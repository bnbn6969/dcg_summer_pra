==> flow/design.v <==
module Checkdigit(
    input wire clk,
    input wire  rst_n,
    input wire  in_valid,
    input wire  [3:0] in_num,
    output reg  out_valid,
    output wire [3:0] out
);
reg[7 : 0] acc;
reg cnt;
wire [3:0] add_a;
wire [3:0] modulo;
wire [3:0] sub;
assign add_a= ( cnt ) ? in_num :              
              ( in_num < 5 ) ? in_num << 1 :  
              ( in_num ==5 ) ? 1 : 
              ( in_num ==6 ) ? 3 :
              ( in_num ==7 ) ? 5 :  
              ( in_num ==8 ) ? 7 : 9;
always @(posedge clk or negedge rst_n) begin   
    if(!rst_n)begin
        cnt <= 0;
    end
    else if(in_valid) begin
        cnt <= cnt + 1 ;
    end
    else cnt <= 0 ;
end
always @(posedge clk or negedge rst_n ) begin  
    if(!rst_n)begin
        acc <= 8'b0 ;
    end
    else if(in_valid)begin
        acc <= acc + add_a ;
    end
    else if ( out_valid ) begin
        acc <= 8'b0 ;
    end 
end
always @(posedge clk or negedge rst_n ) begin  
    if(!rst_n)begin
        out_valid <= 0 ;
    end
    else if ( !in_valid && cnt )
        out_valid <= 1;
    else if ( out_valid )   
        out_valid <= 0 ;
end 
assign modulo = acc % 10 ;
assign sub = 10 - modulo ;
assign out = ( !out_valid ) ? 4'b0 :  
             ( sub == 10 ) ? 15 : sub;
endmodule
* Tool chain data of Checkdigit *
The steps from the RTL of Checkdigit to its reports follow in flow order.
Line numbers count from 1 in the design file above.
Operators carry their Yosys type and port widths (W data, S select, Z words).
Not given: -

design
  top = Checkdigit
  clock input = clk
  standard-cell library = sky130hd
  corner = tt_025C_1v80

* After elaboration *
Counts by Yosys on the flattened word-level netlist (proc, flatten, opt, wreduce; memories kept). Register bits leave out memories and registers merged into their read ports (data or address). Print and check cells are left out. Cells with the same type and inputs are merged into one.

bit counts
  bits in registers = 10
  bits of input ports = 7
  output and inout bits = 5
  cells after elaboration = 28

cells by class
  add/sub/neg operators = 3
  div/mod/pow operators = 1
  $lt $le $gt $ge = 1
  equality and inequality tests = 5
  mux-type cells = 12
  reductions and logical operators = 3

operators with widths
  operator                count
  $mod A8 B4 Y32 const B  1
  $mux W4                 8
  $mux W8                 2
  $eq A4 B3 Y1 const B    3
  $eq A4 B4 Y1 const B    2
  $add A8 B4 Y8           1
  $lt A4 B3 Y1 const B    1
  $sub A4 B4 Y4 const A   1
  $reduce_bool A2 Y1      1
  $mux W1                 2
  $add A1 B1 Y1 const B   1
  $logic_and A1 B1 Y1     1
  $logic_not A1 Y1        1

* Depth *
Yosys ltp: most cells in a row. Word level: on the elaborated netlist, between registers, memories and ports. Mapped: between sequential cells and ports; inverters and the memories' decode and read muxes count.

depth
  depth after elaboration = 9
  ABC_AREA = 0
  depth in mapped cells = 20
  depth with buffers taken out = 18

* Synthesis result *
The flow's flattened synthesis, as Yosys stat reports it; memories are mapped. The netlist is that of the ABC_AREA named above (0 if unset); the other value can give another one.
Totals and module areas in this step are rounded.

cells by type
  cell type                  count  total area (sq um)
  sky130_fd_sc_hd__dfrtp_1   10     250.24
  sky130_fd_sc_hd__nand2b_1  13     81.328
  sky130_fd_sc_hd__ha_1      6      75.072
  sky130_fd_sc_hd__nand2_1   20     75.072
  sky130_fd_sc_hd__buf_6     6      67.565
  sky130_fd_sc_hd__o21ai_0   11     55.053
  sky130_fd_sc_hd__nor2b_1   7      43.792
  sky130_fd_sc_hd__a21oi_1   8      40.038
  sky130_fd_sc_hd__mux2i_1   4      40.038
  sky130_fd_sc_hd__inv_1     10     37.536
  sky130_fd_sc_hd__nor2_1    10     37.536
  sky130_fd_sc_hd__o31ai_1   5      37.536
  sky130_fd_sc_hd__nand4b_1  4      35.034
  sky130_fd_sc_hd__xnor2_1   4      35.034
  sky130_fd_sc_hd__xnor2_4   1      27.526
  sky130_fd_sc_hd__xor2_4    1      27.526
  sky130_fd_sc_hd__a31oi_1   4      25.024
  sky130_fd_sc_hd__nand3_1   5      25.024

Not listed: further types 48, cells in them 76.

synthesis totals
  mapped cells = 205
  chip area (Yosys) = 1620 sq um
  sequential part of the area = 250 sq um
  flip-flop cells = 10
  buffers = 16

* Worst setup path after synthesis *
OpenSTA on the mapped netlist: ideal clock, no wires. The path of least setup slack (recovery checks aside). Input and output delay are each 20% of the period. Register names are those of the netlist, which keeps one name where synthesis merged equal registers.

timing post-synthesis
  path kind = flip-flop to output port
  from = register acc[6]
  to = output out[2]
  period = 6.92 ns
  arrival = 3.569 ns
  path slack = 1.967 ns
  path delay = 3.569 ns
  driving pins on the path = 20
  path buffers = 2
  synthesis period reached = 4.953 ns

"path delay" = arrival - input delay + setup time.
A path that ends at an output port has no setup time.
"driving pins on the path" counts driving pins, that of a launching flip-flop among them; a cell with two outputs on the path counts twice.
"synthesis period reached" = period - worst setup slack (recovery checks aside). The figure is calculated, with input and output delays left at 20% of the set period.
Between the ends stands the longest chain of elaborated cells between them, by number of cells; it is not shown to be the way that was timed. Of several equally long chains one is given.
A line is the first line of the expression or statement that the cell stems from. Yosys adds cells for indexed reads and writes and turns some case tables into memories.
At most two assigning lines are given for a register; there are more.

on the way, post-synthesis
  cell sequence = sky130_fd_sc_hd__dfrtp_1 -> sky130_fd_sc_hd__buf_4 -> sky130_fd_sc_hd__nor2_4 -> sky130_fd_sc_hd__inv_1 -> sky130_fd_sc_hd__ha_1 -> sky130_fd_sc_hd__nand2b_1 -> sky130_fd_sc_hd__o21ai_1 -> sky130_fd_sc_hd__a31o_1 -> sky130_fd_sc_hd__and2_4 -> sky130_fd_sc_hd__xnor2_4 -> sky130_fd_sc_hd__nand2b_2 -> sky130_fd_sc_hd__o311a_1 -> sky130_fd_sc_hd__buf_6 -> sky130_fd_sc_hd__o31ai_1 -> sky130_fd_sc_hd__nand2_1 -> sky130_fd_sc_hd__ha_1 -> sky130_fd_sc_hd__nor3_1 -> sky130_fd_sc_hd__nand3b_1 -> sky130_fd_sc_hd__a311o_1 -> sky130_fd_sc_hd__o211ai_2
  length of the longest elaborated chain = 5

RTL lines, path post-synthesis
  what            line  RTL
  from (decl)     9     reg[7 : 0] acc;
  from (assign)   31    acc <= 8'b0 ;
  from (assign)   34    acc <= acc + add_a ;
  $mod A8 B4 Y32  49    assign modulo = acc % 10 ;
  $sub A4 B4 Y4   50    assign sub = 10 - modulo ;
  $eq A4 B4 Y1    52    ( sub == 10 ) ? 15 : sub;
  $mux W4         52
  $mux W4         51    assign out = ( !out_valid ) ? 4'b0 :
  to (decl)       7     output wire [3:0] out

* Timing after layout *
From the final timing report of stored run 1: the path of least setup slack in the routed layout; clock arrival at registers is part of the times.

timing after layout
  path kind = flip-flop to output port
  from = register acc[6]
  to = output out[2]
  period = 4.88 ns
  arrival = 3.90 ns
  path slack = 0.00 ns
  driving pins on the path = 18
  path buffers = 1

Between the ends stands the longest chain of elaborated cells between them, by number of cells; it is not shown to be the way that was timed. Of several equally long chains one is given.
At most two assigning lines are given for a register; there are more.

on the way, after layout
  cell sequence = sky130_fd_sc_hd__dfrtp_1 -> sky130_fd_sc_hd__nor2_4 -> sky130_fd_sc_hd__inv_2 -> sky130_fd_sc_hd__ha_4 -> sky130_fd_sc_hd__nand2b_4 -> sky130_fd_sc_hd__o21ai_2 -> sky130_fd_sc_hd__a31o_1 -> sky130_fd_sc_hd__a2111o_1 -> sky130_fd_sc_hd__o211ai_2 -> sky130_fd_sc_hd__nand3b_1 -> sky130_fd_sc_hd__o311a_1 -> sky130_fd_sc_hd__o31ai_1 -> sky130_fd_sc_hd__nand2_1 -> sky130_fd_sc_hd__ha_4 -> sky130_fd_sc_hd__nand4b_1 -> sky130_fd_sc_hd__a311o_1 -> sky130_fd_sc_hd__o211ai_2 -> sky130_fd_sc_hd__buf_2
  length of the longest elaborated chain = 5

RTL lines, path after layout
  what            line  RTL
  from (decl)     9     reg[7 : 0] acc;
  from (assign)   31    acc <= 8'b0 ;
  from (assign)   34    acc <= acc + add_a ;
  $mod A8 B4 Y32  49    assign modulo = acc % 10 ;
  $sub A4 B4 Y4   50    assign sub = 10 - modulo ;
  $eq A4 B4 Y1    52    ( sub == 10 ) ? 15 : sub;
  $mux W4         52
  $mux W4         51    assign out = ( !out_valid ) ? 4'b0 :
  to (decl)       7     output wire [3:0] out

Subject: flow runs of Checkdigit

Hi,

Stored flow runs of Checkdigit (2 of them; Yosys, OpenROAD, sky130hd). They differ in their settings and are not a sequence. Constraints: input delay and output delay 20% of the set period each, output load 0.01 pF.
By "achieved clock period" is meant the clock period of the run minus its worst setup slack. This is arithmetic on one report: input and output delays are still those of the set period (20% each).
The results are shown rounded.

Stored run 1
==> flow/run.sh <==
#!/bin/bash
# the make line also repeats the synthesis and layout settings of config.mk as NAME=value (left out here)
make -C /OpenROAD-flow-scripts/flow DESIGN_CONFIG=/design/flow/config.mk WORK_HOME=/design/flow/orfs CLKGATE_MAP_FILE= finish
==> flow/config.mk <==
export PLATFORM = sky130hd
export DESIGN_NAME = Checkdigit
export DESIGN_NICKNAME = Checkdigit
export VERILOG_FILES = /design/flow/design.v
export SDC_FILE = /design/flow/constraint.sdc
export NUM_CORES = 4
export LEC_CHECK = 0
export CAP_MARGIN = 15
export CORE_MARGIN = 9
export CORE_UTILIZATION = 49
export CTS_CLUSTER_DIAMETER = 247
export CTS_CLUSTER_SIZE = 26
export GPL_ROUTABILITY_DRIVEN = 1
export PLACE_DENSITY_LB_ADDON = 0.11
export SETUP_SLACK_MARGIN = 0.07
export SLEW_MARGIN = 20
==> flow/constraint.sdc <==
create_clock -name core_clock -period 4.88 [get_ports {clk}]
set_input_delay 0.9760 -clock core_clock [delete_from_list [all_inputs] [get_ports {clk}]]
set_output_delay 0.9760 -clock core_clock [all_outputs]
set_load 0.01 [all_outputs]

==> results of stored run 1 <==
chip area after synthesis (Yosys): 1620 sq um
die area: 5700 sq um
standard-cell area of the final layout: 1970 sq um
utilization: 63.6%
worst setup slack after layout: 0.002 ns
achieved clock period: 4.878 ns

Stored run 2
==> flow/run.sh <==
#!/bin/bash
# the make line also repeats the synthesis and layout settings of config.mk as NAME=value (left out here)
make -C /OpenROAD-flow-scripts/flow DESIGN_CONFIG=/design/flow/config.mk WORK_HOME=/design/flow/orfs CLKGATE_MAP_FILE= finish
==> flow/config.mk <==
export PLATFORM = sky130hd
export DESIGN_NAME = Checkdigit
export DESIGN_NICKNAME = Checkdigit
export VERILOG_FILES = /design/flow/design.v
export SDC_FILE = /design/flow/constraint.sdc
export NUM_CORES = 4
export LEC_CHECK = 0
export CAP_MARGIN = 20
export CELL_PAD_IN_SITES_DETAIL_PLACEMENT = 2
export CORE_ASPECT_RATIO = 1.25
export CORE_MARGIN = 2
export CORE_UTILIZATION = 33
export GPL_TIMING_DRIVEN = 1
export MIN_ROUTING_LAYER = met2
export PLACE_DENSITY = 0.64
export SETUP_SLACK_MARGIN = 0.45
export SLEW_MARGIN = 20
==> flow/constraint.sdc <==
create_clock -name core_clock -period 4.91 [get_ports {clk}]
set_input_delay 0.9820 -clock core_clock [delete_from_list [all_inputs] [get_ports {clk}]]
set_output_delay 0.9820 -clock core_clock [all_outputs]
set_load 0.01 [all_outputs]

==> results of stored run 2 <==
chip area after synthesis (Yosys): 1620 sq um
die area: 5490 sq um
standard-cell area of the final layout: 2090 sq um
utilization: 44.3%
worst setup slack after layout: -0.240 ns
achieved clock period: 5.150 ns

Regards
